==> flow/design.v <==
module longdivider(Clock, Resetn, s, LA, EB, DataA, DataB, R, Q, Done);
	parameter n = 8, logn = 3;
	input Clock, Resetn, s, LA, EB;
	input [n-1:0] DataA, DataB;   
	output [n-1:0] Q, R;          
	output reg Done;              
	wire Cout, z, R0;
	wire [n-1:0] DataR;
	wire [n:0] Sum;
	reg [1:0] y, Y;
	wire [n-1:0] A, B;
	wire [logn-1:0] Count;
	reg EA, Rsel, LR, ER, LC, EC, EQ;
	integer k;
	parameter S1 = 2'b00, S2 = 2'b01, S3 = 2'b10, S4 = 2'b11;
	always @(s, y, z)
	begin: State_table
		case (y)
			S1: if (s==0) Y = S1;
			    else Y = S2;
			S2: Y = S3;   
			S3: if (z==0) Y = S2;
			    else Y = S4;
			S4: if (s==0) Y = S1;
			    else Y = S4;
			default: Y = 2'bxx;
		endcase
	end
	always @(posedge Clock, negedge Resetn)
	begin: State_flipflops
		if (Resetn == 0)
			y <= S1;
		else
			y <= Y;
	end
	always @(y, s, Cout, z)
	begin: FSM_outputs
		Rsel = 0; LR = 0; LC = 0;
		ER = 0; EA = 0;
		EQ = 0; EC = 0;
		Done = 0;
		case (y)
			S1: begin
				Rsel = 0;
				LR = 1;
				LC = 1;
			    end
			S2: begin
				ER = 1;
				EA = 1;
			    end
			S3: begin
				EQ = 1;
				Rsel = 1;
				EC = 1;
				if (Cout == 1) LR = 1;
			    end
			S4: begin
				Done = 1;
			    end
		endcase
	end
	regne RegB (DataB, Clock, Resetn, EB, B);
		defparam RegB.n = n;
	shiftlne ShiftA(DataA, LA, EA, 1'b0, Clock, A);
		defparam ShiftA.n = n;
	shiftlne ShiftR (DataR, LR, ER, A[n-1], Clock, R);
		defparam ShiftR.n = n;
	assign Sum = {1'b0, R} + {1'b0, ~B} + 1;
	assign Cout = Sum[n];
	shiftlne ShiftQ(8'b0, 1'b0, EQ, Cout, Clock, Q);
		defparam ShiftQ.n = n;
	downcount Counter(3'b111, Clock, EC, LC, Count);
		defparam Counter.n = logn;
	assign z = (Count == 0);
	assign DataR = Rsel ? Sum[n-1:0] : 0;
endmodule
module regne(R, Clock, Resetn, E, Q);
	parameter n = 8;
	input [n-1:0] R;
	input Clock, Resetn, E;
	output reg [n-1:0] Q;
	always @(posedge Clock, negedge Resetn)
		if (Resetn == 0)
			Q <= 0;
		else if (E)
			Q <= R;
endmodule
module shiftlne(R, L, E, w, Clock, Q);
	parameter n = 8;
	input [n-1:0] R;
	input L, E, w, Clock;
	output reg [n-1:0] Q;
	integer k;
	always @(posedge Clock)
	begin
		if (L)
			Q <= R;
		else if (E)
		begin
			Q[0] <= w;
			for(k=1; k<n; k=k+1)
				Q[k] <= Q[k-1];
		end
	end
endmodule
module downcount(R, Clock, E, L, Q);
	parameter n = 3;
	input [n-1:0] R;
	input Clock, L, E;
	output reg [n-1:0] Q;
	always @(posedge Clock)
		if (L)
			Q <= R;
		else if (E)
			Q <= Q - 1;
endmodule
==> Step by step through the tools: longdivider <==
Tool output for the design above, in the order of the flow.
Line numbers count from 1 in the design file above.
Operators carry their Yosys type and port widths (W data, S select, Z words).
Cell names lack the library's common part.
{ "design": {"top_module": "longdivider", "clock_port": "Clock", "lib": "sky130hd", "lib_corner": "tt_025C_1v80"} }

==> Elaborated design <==
Source: Yosys, flattened and elaborated, memories not mapped. Widths are those after wreduce. Registers that Yosys merges into a memory's read port (data or address) are not register bits. Print and check cells do not count. Equal cells are merged and count once.
{ "op_classes": {"muxes": 43, "n_reduce_logical": 9, "n_eq": 3, "add_sub_neg": 3, "bitwise": 1} }
{ "ops": {"columns": ["operator", "n"], "rows": [
  ["$mux W1", 34],
  ["$reduce_or A3 Y1", 4],
  ["$add A8 B8 Y9", 1],
  ["$add A9 B1 Y9 const B", 1],
  ["$not A8 Y8", 1],
  ["$pmux W2 S4", 1],
  ["$mux W8", 1],
  ["$pmux W1 S2", 4],
  ["$eq A2 B2 Y1 const B", 2],
  ["$reduce_bool A2 Y1", 2],
  ["$mux W2", 2],
  ["$sub A3 B1 Y3 const B", 1],
  ["$logic_not A3 Y1", 1],
  ["$pmux W1 S3", 1],
  ["$eq A2 B1 Y1 const B", 1],
  ["$logic_not A2 Y1", 1],
  ["$reduce_or A2 Y1", 1]
]} }
{ "bits": {"regBits": 37, "inputBits": 21, "elab_cells": 65, "output_inout_bits": 17} }

==> Depth <==
Yosys ltp: most cells in a row. Word level: on the elaborated netlist, between registers, memories and ports. Mapped: between sequential cells and ports; inverters and the memories' decode and read muxes count.
{ "logic_depth": {"depth_word": 6, "abc_area": 0, "mapped_depth": 8, "depth_no_buf": 8} }

==> After synthesis <==
Yosys stat after the flow's synthesis: flattened, memories mapped to cells. It holds for the ABC_AREA given above (unset counts as 0); a run with the other value may have another netlist.
Totals and module areas in this step are rounded.
{ "types": {"columns": ["type", "n", "area_total_um2"], "rows": [
  ["edfxtp_1", 24, 720.691],
  ["dfrtp_1", 11, 275.264],
  ["mux2_2", 13, 146.39],
  ["ha_1", 11, 137.632],
  ["o21ai_0", 14, 70.067],
  ["dfxtp_1", 3, 60.058],
  ["inv_1", 15, 56.304],
  ["nor2_1", 14, 52.55],
  ["nand2_1", 13, 48.797],
  ["a21oi_1", 6, 30.029],
  ["mux2i_1", 3, 30.029],
  ["dfstp_2", 1, 26.275],
  ["mux2_1", 2, 22.522],
  ["fa_1", 1, 20.019],
  ["nor3_1", 4, 20.019],
  ["a31oi_1", 3, 18.768],
  ["o31a_1", 2, 17.517],
  ["a211oi_1", 2, 15.014]
]} }
Other cell types: 20; their cells: 30.
{ "mapped": {"flip_flops": 39, "mapped_area_mm2": 0.00198, "seqArea_mm2": 0.00108, "cells": 172, "n_buf": 5} }
By module: a second synthesis without flattening, with its own total; a netlist apart from the flattened one above.
{ "hier_totals": {"hier_cells": 164, "area_unflattened_mm2": 0.00222} }
Each row is one instance without its submodules.
{ "modules": {"columns": ["mod", "area_mm2", "mod_seq_area_mm2", "cells", "n_inst"], "rows": [
  ["shiftlne (n=8)", 0.000378, 0.00024, 18, 3],
  ["longdivider", 0.000597, 0.000101, 80, 1],
  ["regne (n=8)", 0.000332, 0.0002, 17, 1],
  ["downcount (n=3)", 0.000158, 0.0000901, 13, 1]
]} }

==> Timing after synthesis <==
OpenSTA on the mapped netlist: ideal clock, no wires. The path of least setup slack (recovery checks aside). Input and output delay are each 20% of the period. Register names are those of the netlist, which keeps one name where synthesis merged equal registers.
{ "synth_timing": {"kind": "reg2reg", "startpoint": "reg ShiftR.Q[0]", "endpoint": "reg ShiftR.Q[0]", "clock_period_ps": 3910, "setup_ps": 329, "delay_ps": 2369, "required_time_ps": 3581, "path_slack_ps": 1540, "n_path_buf": 0, "arrival_ps": 2040, "t_first_pin_ps": 0, "driving_pins": 9, "synth_period_reached_ps": 2370} }
"delay_ps" is the arrival time less input delay plus setup time.
"driving_pins" counts driving pins, that of a launching flip-flop among them; a cell with two outputs on the path counts twice.
"synth_period_reached_ps" is the clock period less the worst setup slack; recovery checks do not enter. This is arithmetic on one report: input and output delays are still those of the set period (20% each).
The rows between start and end are the longest chain of elaborated cells between them; the timing report does not say that the signal goes this way. Where chains are equally long, one stands for them.
A line is the first line of the expression or statement that the cell stems from. Yosys adds cells for indexed reads and writes and turns some case tables into memories.
At most two assigning lines are given for a register; there are more.
The path ends at the enable pin of a flip-flop; only ways to that pin are counted.
{ "synth_between": {"path_cell_list": "edfxtp_1 -> inv_1 -> ha_1 -> fa_1 -> nor2b_1 -> o31a_1 -> nor2_1 -> o21ai_2 -> or2_1", "elab_chain_len": 5, "cells_between": 5, "cone_lines": 3, "cone_classes": "add/sub: 2; mux: 2; reduce/logical: 1"} }
{ "synth_lines": {"columns": ["item", "line_no", "text"], "rows": [
  ["start, declared", 93, "output reg [n-1:0] Q;"],
  ["start, assigned", 101, "Q[0] <= w;"],
  ["start, assigned", 103, "Q[k] <= Q[k-1];"],
  ["$add A8 B8 Y9", 69, "assign Sum = {1'b0, R} + {1'b0, ~B} + 1;"],
  ["$add A9 B1 Y9", 69, null],
  ["$mux W1", 56, "if (Cout == 1) LR = 1;"],
  ["$pmux W1 S3", 42, "case (y)"],
  ["$reduce_bool A2 Y1", null, null],
  ["end, assigned", 101, null],
  ["end, assigned", 103, null],
  ["end, declared", 93, null]
]} }

==> Path in the finished layout <==
From the final timing report of record 1: the path of least setup slack in the routed layout; clock arrival at registers is part of the times.
The report prints the path's times to 10 ps; the period is as set.
{ "layout_timing": {"kind": "reg2reg", "startpoint": "reg ShiftR.Q[0]", "endpoint": "reg ShiftR.Q[1]", "driving_pins": 9, "t_first_pin_ps": 290, "setup_ps": 320, "clock_period_ps": 4620, "path_slack_ps": 1990, "n_path_buf": 0, "required_time_ps": 4590, "arrival_ps": 2590} }
The rows between start and end are the longest chain of elaborated cells between them; the timing report does not say that the signal goes this way. Where chains are equally long, one stands for them.
At most two assigning lines are given for a register; there are more.
The path ends at the enable pin of a flip-flop; only ways to that pin are counted.
{ "layout_between": {"path_cell_list": "edfxtp_1 -> inv_1 -> ha_1 -> fa_1 -> nor2b_1 -> o31a_1 -> nor2_1 -> o21ai_2 -> or2_1", "elab_chain_len": 5, "cells_between": 5, "cone_lines": 3, "cone_classes": "add/sub: 2; mux: 2; reduce/logical: 1"} }
{ "layout_lines": {"columns": ["item", "line_no", "text"], "rows": [
  ["start, declared", 93, "output reg [n-1:0] Q;"],
  ["start, assigned", 101, "Q[0] <= w;"],
  ["start, assigned", 103, "Q[k] <= Q[k-1];"],
  ["$add A8 B8 Y9", 69, "assign Sum = {1'b0, R} + {1'b0, ~B} + 1;"],
  ["$add A9 B1 Y9", 69, null],
  ["$mux W1", 56, "if (Cout == 1) LR = 1;"],
  ["$pmux W1 S3", 42, "case (y)"],
  ["$reduce_bool A2 Y1", null, null],
  ["end, assigned", 98, "Q <= R;"],
  ["end, assigned", 103, null],
  ["end, declared", 93, null]
]} }

==> results <==
Top module longdivider; platform sky130hd; tools Yosys and OpenROAD; 2 stored runs in no particular order. Input and output delays are each 20% of the period that was set; the output load is 0.01 pF.
"critical_path_time_ps" is the time allowed to the run's worst setup path (the clock period less input and output delay, where it has them) less its slack. Clock arrival times count: a late capture clock shortens it, a late launch clock lengthens it.
"totalPower_mw" rests on the timing tool's default activity at the inputs, not on a simulated workload.
"critical_path_time_ps" is known to 10 ps.
Measured values are rounded.
[
  {
    "run": "record 1",
    "settings": { "period_ns": 4.62, "CORE_UTILIZATION": 28, "PLACE_DENSITY": 0.46, "CORE_MARGIN": 4, "CELL_PAD_IN_SITES_GLOBAL_PLACEMENT": 1, "CELL_PAD_IN_SITES_DETAIL_PLACEMENT": 2, "ABC_AREA": 0, "CTS_CLUSTER_SIZE": 83, "CTS_CLUSTER_DIAMETER": 114, "CAP_MARGIN": 40, "SLEW_MARGIN": 0, "MAX_ROUTING_LAYER": "met5" },
    "results": { "cell_area_final_mm2": 0.00253, "post_synth_area_mm2": 0.00198, "critical_path_time_ps": 2630, "timing.worst_path_kind": "reg2reg", "total_die_area_mm2": 0.00847, "setup_ws_ps": 1990, "fin_hold_ws_ps": 444, "utilization_frac": 0.37, "totalPower_mw": 1.35, "tns_ps": 0 }
  },
  {
    "run": "record 2",
    "settings": { "period_ns": 2.47, "CORE_UTILIZATION": 20, "PLACE_DENSITY": 0.53, "CORE_ASPECT_RATIO": 0.57, "CELL_PAD_IN_SITES_DETAIL_PLACEMENT": 0, "CTS_CLUSTER_DIAMETER": 323, "CAP_MARGIN": 10, "CORE_MARGIN": 2, "SLEW_MARGIN": 20 },
    "results": { "cell_area_final_mm2": 0.00267, "post_synth_area_mm2": 0.00198, "critical_path_time_ps": 2370, "timing.worst_path_kind": "reg2reg", "total_die_area_mm2": 0.0107, "setup_ws_ps": 99, "fin_hold_ws_ps": 422, "utilization_frac": 0.277, "totalPower_mw": 2.83, "tns_ps": 0 }
  }
]
